==> flow/design.v <==
module top_axis_uart #(parameter DATA_BITS = 8) (input clk,rst,input wire [7:0] axis_data,
input wire axis_valid,
input wire axis_last,output wire uart_tx,rx_valid,output m_axis_ready,output wire [DATA_BITS-1:0]rx_data); 
wire [7:0] m_axis_data;
wire axis_ready;
wire m_axis_valid_out;
assign m_axis_ready = axis_ready;
axis_master_inp #(.WIDTH(8)) mast_inst(.clk(clk),.rst(rst),.load_data(axis_data),
.m_axis_valid(axis_valid),.m_axis_ready(axis_ready),.m_axis_valid_out(m_axis_valid_out),.m_axis_data(m_axis_data));
axis_fifo_uart_tx #(.WIDTH(8),.DEPTH(8),.CLK_RATE(50000000),.BAUD(115200)) axis_fifo_uart_tx_inst(.clk(clk),.rst(rst),
.s_axis_data(m_axis_data),.s_axis_valid(m_axis_valid_out),.s_axis_ready(axis_ready),.s_axis_last(axis_last),.uart_tx(uart_tx));
uart_rec #(.CLK_FREQ(50000000),.BAUD(115200),.DATA_BITS(DATA_BITS)) 
uart_rec_inst(.clk(clk),.rst(rst),.rx(uart_tx),.rx_data(rx_data),.rx_valid(rx_valid)); 
endmodule
module axis_master_inp #(parameter WIDTH = 8) (
    input  wire clk,
    input  wire rst,
    input  wire [WIDTH-1:0] load_data,
    input  wire m_axis_ready,
    input  wire m_axis_valid,    
    input wire m_axis_last,
    output reg  m_axis_valid_out,
    output reg  [WIDTH-1:0] m_axis_data
);
    always @(posedge clk or posedge rst) begin
        if (rst) begin
            m_axis_data <= 0;
            m_axis_valid_out <= 0;
        end else begin
          m_axis_valid_out <= m_axis_valid;
            if (m_axis_valid && m_axis_ready)
                m_axis_data <= load_data;
        end
    end
endmodule
module axis_fifo_uart_tx #(parameter WIDTH = 8, DEPTH = 8, CLK_RATE = 50000000, BAUD = 115200)
(
 input clk,rst,
 input [WIDTH-1:0] s_axis_data,
 input s_axis_valid,
 input s_axis_last,
 output wire s_axis_ready,
 output wire uart_tx
);
wire[WIDTH-1:0] fifo_out;
wire fifo_out_last;
wire fifo_full,fifo_empty;
wire fifo_wr_en,fifo_rd_en;
reg uart_valid_temp,s_axis_ready_temp;
assign s_axis_ready = !fifo_full;
always@(posedge clk or posedge rst)begin
if(rst)begin
 s_axis_ready_temp <= 0;
 end
else begin
 s_axis_ready_temp <= s_axis_ready;
 end
end
assign fifo_wr_en = s_axis_valid && s_axis_ready_temp;
always@(posedge clk or posedge rst)begin
if(rst)
 uart_valid_temp <= 0;
else 
 uart_valid_temp <= !fifo_empty;
 end
wire uart_valid = uart_valid_temp;
wire uart_ready;
assign fifo_rd_en = uart_valid && uart_ready;
sync_fifo #(.WIDTH(WIDTH),.DEPTH(DEPTH)) fifo_inst(.clk(clk),.rst(rst),
.wr_en(fifo_wr_en),.din(s_axis_data),.din_last(s_axis_last),.full(fifo_full),
.empty(fifo_empty),.rd_en(fifo_rd_en),.dout(fifo_out),.dout_last(fifo_out_last));
uart_tx #(.clk_rate(CLK_RATE),.Baud(BAUD),.Word_len(WIDTH)) uart_inst(.clk(clk),.rst(rst),
.tx_data(fifo_out),.tx_data_valid(uart_valid),.tx_data_ready(uart_ready),.tx_data_last(fifo_out_last),
.Uart_tx(uart_tx));
endmodule
module sync_fifo #(
    parameter WIDTH = 8,
    parameter DEPTH = 8
)(
    input  wire clk,
    input  wire rst,
    input  wire wr_en,
    input  wire din_last,
    input  wire [WIDTH-1:0] din,
    output wire full,
    input  wire rd_en,
    output reg  dout_last,
    output wire empty,
    output reg  [WIDTH-1:0] dout
);
    localparam ADDR_WIDTH = $clog2(DEPTH);
    reg [WIDTH-1:0] mem_data [0:DEPTH-1];
    reg             mem_last [0:DEPTH-1];
    reg [ADDR_WIDTH-1:0] wr_ptr, rd_ptr;
    reg [ADDR_WIDTH:0]   count;
    integer i;
    always @(posedge clk or posedge rst) begin
        if (rst) begin
            wr_ptr <= 0;
            rd_ptr <= 0;
            count  <= 0;
            dout   <= 0;
            dout_last <= 0;
            for (i = 0; i < DEPTH; i = i + 1) begin
                mem_data[i] <= 0;
                mem_last[i] <= 0;
            end
        end 
        else begin
            if (wr_en && !full) begin
                mem_data[wr_ptr] <= din;
                mem_last[wr_ptr] <= din_last;
                wr_ptr <= wr_ptr + 1'b1;
            end
            if (rd_en && !empty) begin
                dout      <= mem_data[rd_ptr];
                dout_last <= mem_last[rd_ptr];
                rd_ptr    <= rd_ptr + 1'b1;
            end
            else if(dout_last == 1) dout_last <= 0;            
            case ({wr_en && !full, rd_en && !empty})
                2'b10: count <= count + 1'b1;   
                2'b01: count <= count - 1'b1;   
                default: count <= count;        
            endcase
        end
    end
    assign full  = (count == DEPTH);
    assign empty = (count == 0);
endmodule
module uart_tx #(
    parameter clk_rate = 50_000_000,
    parameter Baud     = 115200,
    parameter Word_len = 8,
    parameter PARITY   = "even"  
)
(
    input clk, rst,
    input [Word_len-1:0] tx_data,
    input tx_data_valid,tx_data_last,
    output wire tx_data_ready,
    output reg Uart_tx
);
    localparam Baud_div = (clk_rate / Baud);
    localparam Idle   = 3'd0,
               Start  = 3'd1,
               Data   = 3'd2,
               Parity = 3'd3,
               Stop   = 3'd4;
    reg [2:0] current_state, next_state;
    reg [$clog2(Baud_div)-1:0] baud_cnt;
    reg [$clog2(Word_len)-1:0] bit_cnt;
    reg [Word_len-1:0] shift_reg;
    reg parity_bit;
    reg tx_data_ready_temp;
    reg tx_data_last_temp,tx_data_valid_temp;
    assign tx_data_ready = (next_state == Idle);
    always @(posedge clk or posedge rst) begin
        if (rst) begin
            current_state <= Idle;
            tx_data_last_temp <= 0;
            tx_data_valid_temp <= 0;
            end
        else begin
            current_state <= next_state;
            tx_data_last_temp <= tx_data_last;
            tx_data_valid_temp <= tx_data_valid;
          end  
    end
    always @(*) begin
        next_state = current_state;
        case (current_state)
            Idle: begin
                if (tx_data_valid && !tx_data_last_temp) next_state = Start;
                else next_state = Idle;
            end
            Start: begin
                if (baud_cnt == (Baud_div - 1)) next_state = Data;
            end
            Data: begin
                if (bit_cnt == Word_len - 1 && baud_cnt == (Baud_div - 1)) begin
                    if (PARITY == "none")
                        next_state = Stop;
                    else
                        next_state = Parity;
                end
            end
            Parity: begin
                if (baud_cnt == (Baud_div - 1)) next_state = Stop;
            end
            Stop: begin
                if(baud_cnt == (Baud_div - 1)) next_state = Idle;
                 else if (tx_data_last)next_state = Idle;
                  else next_state = Stop;
            end
            default: next_state = Idle;
        endcase
    end
    always @(posedge clk or posedge rst) begin
        if (rst) begin
            baud_cnt <= 0;
            bit_cnt <= 0;
            shift_reg <= 0;
            Uart_tx <= 1'b1;
            parity_bit <= 1'b0;
        end else begin
            case (current_state)
                Idle: begin
                    baud_cnt <= 0;
                    bit_cnt <= 0;
                    Uart_tx <= 1'b1;
                end
                Start: begin
                 if (tx_data_valid_temp) begin
                        shift_reg <= tx_data;
                        if (PARITY == "even")
                            parity_bit <= ^tx_data;
                        else if (PARITY == "odd")
                            parity_bit <= ~^tx_data;
                    end
                    Uart_tx <= 1'b0;
                    if (baud_cnt == (Baud_div - 1))
                        baud_cnt <= 0;
                    else
                        baud_cnt <= baud_cnt + 1;
                end
                Data: begin
                    Uart_tx <= shift_reg[0];
                    if (baud_cnt == (Baud_div - 1)) begin
                        baud_cnt <= 0;
                        shift_reg <= {1'b1, shift_reg[Word_len-1:1]};  
                        bit_cnt <= bit_cnt + 1;
                    end else
                        baud_cnt <= baud_cnt + 1;
                end
                Parity: begin
                    Uart_tx <= parity_bit;  
                     if (baud_cnt == (Baud_div - 1))
                        baud_cnt <= 0;
                    else
                        baud_cnt <= baud_cnt + 1;
                end
                Stop: begin
                    Uart_tx <= 1'b1;
                    if (baud_cnt == (Baud_div - 1))
                        baud_cnt <= 0;
                    else
                        baud_cnt <= baud_cnt + 1;
                end
            endcase
        end
    end
endmodule
module uart_rec #(
    parameter CLK_FREQ    = 50_000_000,
    parameter BAUD        = 115200,
    parameter DATA_BITS   = 8,
    parameter PARITY      = "even"       
)(
    input  wire clk,
    input  wire rst,
    input  wire rx,                      
    output reg  [DATA_BITS-1:0] rx_data,  
    output reg  rx_valid               
);
    localparam BAUD_DIV    = (CLK_FREQ / BAUD);
    localparam HALF_BAUD   = BAUD_DIV / 2;
    localparam IDLE   = 3'd0,
               START  = 3'd1,
               DATA   = 3'd2,
               PARITY_S = 3'd3,  
               STOP   = 3'd4;
    reg [2:0] state, next_state;
    reg [$clog2(BAUD_DIV):0] baud_cnt;
    reg [$clog2(DATA_BITS):0] bit_cnt;
    reg [DATA_BITS-1:0] shift_reg;
    reg received_parity_bit;
    wire calculated_parity;
    wire parity_match;
   assign parity_match = (calculated_parity == received_parity_bit);
    assign calculated_parity = ^shift_reg;
    always @(posedge clk or posedge rst) begin
        if (rst)
            state <= IDLE;
        else
            state <= next_state;
    end
    always @(*) begin
        next_state = state;
        case (state)
            IDLE: begin
                if (!rx)  
                    next_state = START;
            end
            START: begin
                if (baud_cnt == (BAUD_DIV-3))
                    next_state = DATA;
            end
            DATA: begin
                if (baud_cnt == (BAUD_DIV - 1) && bit_cnt == DATA_BITS - 1) begin
                    if (PARITY == "none")
                        next_state = STOP;
                    else
                        next_state = PARITY_S;
                end
            end
            PARITY_S: begin
                if (baud_cnt == (BAUD_DIV - 1))
                    next_state = STOP;
            end
            STOP: begin
                if (baud_cnt == (BAUD_DIV - 1))
                    next_state = IDLE;
            end
            default: next_state = IDLE;
        endcase
    end
    always @(posedge clk or posedge rst) begin
        if (rst) begin
            baud_cnt <= 0;
            bit_cnt <= 0;
            shift_reg <= 0;
            rx_data <= 0;
            rx_valid <= 0;
            received_parity_bit <= 0;
        end else begin
            rx_valid <= 0;
            case (state)
                IDLE: begin
                    bit_cnt <= 0;
                    baud_cnt <= 0;
                end
                START: begin
                    if (baud_cnt == (BAUD_DIV-3)) begin
                       baud_cnt <= baud_cnt + 1;
                        bit_cnt <= 0;
                     end  
                     else  baud_cnt <= baud_cnt + 1;
                end
                DATA: begin
                    if (baud_cnt == (BAUD_DIV - 1)) begin
                        baud_cnt <= 0;
                        shift_reg <= {rx, shift_reg[DATA_BITS-1:1]};
                        bit_cnt <= bit_cnt + 1;
                    end else
                        baud_cnt <= baud_cnt + 1;
                end
                PARITY_S: begin
                    if (baud_cnt == (BAUD_DIV - 1)) begin
                        baud_cnt <= 0;
                        received_parity_bit <= rx;  
                    end else
                        baud_cnt <= baud_cnt + 1;
                end
                STOP: begin
                    if (baud_cnt == (BAUD_DIV - 1)) begin
                        baud_cnt <= 0;
                        rx_data <= shift_reg;
                        if (PARITY == "none") begin
                            rx_valid <= 1'b1;
                        end else begin
                            rx_valid <= rx_valid;  
                            if (parity_match) begin
                                rx_valid <= 1'b1;  
                            end else begin
                                rx_valid <= 1'b0;  
                            end
                        end
                    end else
                        baud_cnt <= baud_cnt + 1;
                end
            endcase
        end
    end
endmodule
==> From RTL to reports: top_axis_uart <==
Tool output for the design above, in the order of the flow.
Line numbers count from 1 in the design file above.
Operators: Yosys type, input widths -> output width; for muxes data width and select width s.
Cell names lack the library's common part.
{ "setup": {"top_module": "top_axis_uart", "clock_port": "clk", "library": "sky130hd", "pvt_corner": "tt_025C_1v80"} }

==> Word level <==
Counts by Yosys on the flattened word-level netlist (proc, flatten, opt, wreduce). Print and check cells are left out. Cells with the same type and inputs are merged into one.
{ "op_classes": {"addsub": 8, "eq_ne": 39, "muxes": 33, "reduce_and_logical": 45} }
{ "ops": {"columns": ["op", "n"], "rows": [
  ["$pmux 8 s8", 1],
  ["$eq 3x3->1 const B", 11],
  ["$mux 3", 11],
  ["$pmux 10 s3", 1],
  ["$pmux 3 s5", 2],
  ["$reduce_and 2->1", 13],
  ["$eq 3x2->1 const B", 8],
  ["$eq 10x9->1 const B", 2],
  ["$pmux 9 s2", 1],
  ["$reduce_xor 8->1", 2],
  ["$pmux 8 s2", 1],
  ["$mux 8", 2],
  ["$logic_not 3->1", 5],
  ["$eq 3x1->1 const B", 4],
  ["$pmux 4 s3", 1],
  ["$add 10x1->10 const B", 1],
  ["$ne 2x1->1 const B", 5],
  ["$reduce_bool 5->1", 2],
  ["$mux 10", 1],
  ["$add 3x1->3 const B", 3],
  ["$add 9x1->9 const B", 1],
  ["$eq 9x9->1 const B", 1],
  ["$mux 9", 1],
  ["$logic_and 1x1->1", 8],
  ["$add 4x1->4 const B", 2],
  ["$pmux 4 s2", 1],
  ["$pmux 1 s8", 1],
  ["$mux 4", 2]
]} }
Other operator kinds: 20; their cells: 31.
{ "word_totals": {"regBits": 164, "out_inout_bits": 11, "word_cells": 165} }

==> Depth <==
Depth = most cells in a row (Yosys ltp): at word level without a register or memory, in the mapped netlist without a sequential cell, where the memories' decode and read muxes count.
{ "depth": {"word_depth": 9, "ABC_AREA": 0, "mapped_depth": 11, "ltp_nobuf": 11} }

==> Synthesis result <==
Source: synth_stat.txt of the flow (Yosys; design flattened, memories mapped). It holds for the ABC_AREA given above (unset counts as 0); a run with the other value may have another netlist.
The area totals of this step are shown rounded.
{ "types": {"columns": ["cell_type", "n"], "rows": [
  ["dfrtp_1", 165],
  ["mux2_2", 104],
  ["ha_1", 22],
  ["xnor2_1", 21],
  ["mux2_4", 9],
  ["o21ai_0", 24],
  ["nand2_1", 28],
  ["nor2_1", 25],
  ["inv_1", 24],
  ["nand3_1", 18],
  ["xor2_1", 10],
  ["clkbuf_1", 21],
  ["dfstp_2", 3],
  ["a21oi_1", 14],
  ["a211oi_1", 9],
  ["a22oi_1", 8],
  ["mux2i_1", 6],
  ["a221oi_1", 6]
]} }
Not listed: further types 43, cells in them 111.
{ "mapped": {"cell_count": 628, "mapped_area_um2": 7839, "seq_area_um2": 4208, "ff_cells": 168, "n_buf": 27} }
By module: a second synthesis without flattening, with its own total; a netlist apart from the flattened one above.
{ "hier_totals": {"hier_cells": 647, "area_unflattened_um2": 7998} }
Rows give one instance, submodules left out.
{ "by_module": {"columns": ["module", "n_inst", "cells", "mod_area_um2"], "rows": [
  ["sync_fifo", 1, 321, 4280],
  ["uart_rec", 1, 159, 1772],
  ["uart_tx", 1, 141, 1546],
  ["axis_master_inp #(WIDTH=8)", 1, 19, 325.3],
  ["axis_fifo_uart_tx", 1, 7, 73.8],
  ["top_axis_uart", 1, 0, 0.0]
]} }

==> Path before layout <==
OpenSTA on the mapped netlist: ideal clock, no wires. The path of least setup slack (recovery checks aside). Input and output delay are each 20% of the period. Register names are those of the netlist, which keeps one name where synthesis merged equal registers.
{ "synth_path": {"path_kind": "flip-flop to flip-flop", "start": "reg axis_fifo_uart_tx_inst.uart_inst.baud_cnt[0]", "end": "reg axis_fifo_uart_tx_inst.fifo_inst.count[3]", "period_ns": 2.64, "arrival_ns": 2.651, "required_time_ns": 2.560, "slack_ns": -0.091, "path_delay_ns": 2.731, "path_stages": 11, "path_buffers": 0, "synth_period_reached_ns": 2.731} }
"path_delay_ns" = arrival - input delay + setup time.
"path_stages" counts driving pins, that of a launching flip-flop among them; a cell with two outputs on the path counts twice.
"synth_period_reached_ns" = period - worst setup slack (recovery checks aside). The figure is calculated, with input and output delays left at 20% of the set period.
The rows between start and end are the longest chain of elaborated cells between them; the timing report does not say that the signal goes this way. Where chains are equally long, one stands for them.
Each line given opens the expression or statement behind the cell; cells for indexed reads and writes are added by Yosys, which also makes memories of some case tables.
A register here has more assigning lines than the two given.
{ "synth_between": {"path_cell_list": "dfrtp_1 ha_1 and4b_1 a311oi_2 nor2_1 ha_1 ha_1 a21o_1 a21oi_1 mux2i_1 xnor2_1", "elab_chain_len": 9} }
{ "synth_rtl": {"columns": ["element", "line_no", "source"], "rows": [
  ["start: declaration", 151, "reg [$clog2(Baud_div)-1:0] baud_cnt;"],
  ["start: assignment", 225, "baud_cnt <= baud_cnt + 1;"],
  ["start: assignment", 234, "baud_cnt <= baud_cnt + 1;"],
  ["$eq 9x9->1", 181, "if (bit_cnt == Word_len - 1 && baud_cnt == (Baud_div - 1)) begin"],
  ["$logic_and 1x1->1", 181, null],
  ["$mux 3", 181, null],
  ["$pmux 3 s5", 172, "case (current_state)"],
  ["$logic_not 3->1", 157, "assign tx_data_ready = (next_state == Idle);"],
  ["$logic_and 1x1->1", 68, "assign fifo_rd_en = uart_valid && uart_ready;"],
  ["$logic_and 1x1->1", 121, "case ({wr_en && !full, rd_en && !empty})"],
  ["$eq 2x1->1", 121, null],
  ["$pmux 4 s2", 121, null],
  ["end: assignment", 122, "2'b10: count <= count + 1'b1;"],
  ["end: assignment", 123, "2'b01: count <= count - 1'b1;"],
  ["end: declaration", 95, "reg [ADDR_WIDTH:0]   count;"]
]} }

==> Path in the finished layout <==
From the final timing report of flow run 2: the path of least setup slack in the routed layout; clock arrival at registers is part of the times.
{ "layout_path": {"path_kind": "flip-flop to flip-flop", "start": "reg axis_fifo_uart_tx_inst.uart_inst.baud_cnt[1]", "end": "reg axis_fifo_uart_tx_inst.fifo_inst.count[3]", "period_ns": 2.16, "arrival_ns": 2.74, "required_time_ns": 2.51, "slack_ns": -0.24, "path_stages": 12, "path_buffers": 0} }
The rows between start and end are the longest chain of elaborated cells between them; the timing report does not say that the signal goes this way. Where chains are equally long, one stands for them.
A register here has more assigning lines than the two given.
{ "layout_between": {"path_cell_list": "dfrtp_1 inv_2 ha_2 and4b_2 a311oi_4 nor2_4 ha_4 ha_4 a21o_1 a21oi_2 mux2i_1 xnor2_1", "elab_chain_len": 9} }
{ "layout_rtl": {"columns": ["element", "line_no", "source"], "rows": [
  ["start: declaration", 151, "reg [$clog2(Baud_div)-1:0] baud_cnt;"],
  ["start: assignment", 225, "baud_cnt <= baud_cnt + 1;"],
  ["start: assignment", 234, "baud_cnt <= baud_cnt + 1;"],
  ["$eq 9x9->1", 181, "if (bit_cnt == Word_len - 1 && baud_cnt == (Baud_div - 1)) begin"],
  ["$logic_and 1x1->1", 181, null],
  ["$mux 3", 181, null],
  ["$pmux 3 s5", 172, "case (current_state)"],
  ["$logic_not 3->1", 157, "assign tx_data_ready = (next_state == Idle);"],
  ["$logic_and 1x1->1", 68, "assign fifo_rd_en = uart_valid && uart_ready;"],
  ["$logic_and 1x1->1", 121, "case ({wr_en && !full, rd_en && !empty})"],
  ["$eq 2x1->1", 121, null],
  ["$pmux 4 s2", 121, null],
  ["end: assignment", 122, "2'b10: count <= count + 1'b1;"],
  ["end: assignment", 123, "2'b01: count <= count - 1'b1;"],
  ["end: declaration", 95, "reg [ADDR_WIDTH:0]   count;"]
]} }

Settings and measured results of 2 stored flow runs for module top_axis_uart (sky130hd), not sorted in any way. The constraints put input and output delay at 20% of the set period each and load the outputs with 0.01 pF.
By "clock_period_reached_ns" is meant the clock period of the run minus its worst setup slack. This is arithmetic on one report: input and output delays are still those of the set period (20% each).
By "worst_path_ns" is meant the share of the clock period that the worst setup path is allowed (20% is reserved at inputs, 20% at outputs), minus its slack. Clock arrival times at its registers enter into it.
"power_uw": no workload was simulated; the value follows from the tool's default switching activity.
Results are given in rounded form.
[
  {
    "run": "flow run 1",
    "settings": { "period_ns": 4.12, "CORE_UTILIZATION": 63, "PLACE_DENSITY_LB_ADDON": 0.2, "CORE_ASPECT_RATIO": 0.71, "CELL_PAD_IN_SITES_GLOBAL_PLACEMENT": 0, "CELL_PAD_IN_SITES_DETAIL_PLACEMENT": 2, "TNS_END_PERCENT": 60, "ABC_AREA": 0, "GPL_TIMING_DRIVEN": 0, "CTS_CLUSTER_DIAMETER": 261, "MIN_ROUTING_LAYER": "met1", "CAP_MARGIN": 20, "CORE_MARGIN": 2, "SLEW_MARGIN": 20 },
    "outcome": "did not finish, placement stopped with DPL-0033"
  },
  {
    "run": "flow run 2",
    "settings": { "period_ns": 2.16, "CORE_UTILIZATION": 32, "SETUP_SLACK_MARGIN": 0.37, "PLACE_DENSITY_LB_ADDON": 0.12, "CORE_MARGIN": 3, "CELL_PAD_IN_SITES_DETAIL_PLACEMENT": 0, "SLEW_MARGIN": 20, "MAX_ROUTING_LAYER": "met4", "CAP_MARGIN": 20 },
    "results": { "worst_path_ns": 2.40, "critical_path_type": "flip-flop to flip-flop", "clock_period_reached_ns": 2.397, "power_uw": 13560, "synthArea_um2": 7839, "finish.utilization_pct": 44.6, "cell_area_final_um2": 10590, "total_negative_slack_ns": -2.451, "timing.setup.ws_ns": -0.237, "design.die.area_um2": 26410 }
  }
]
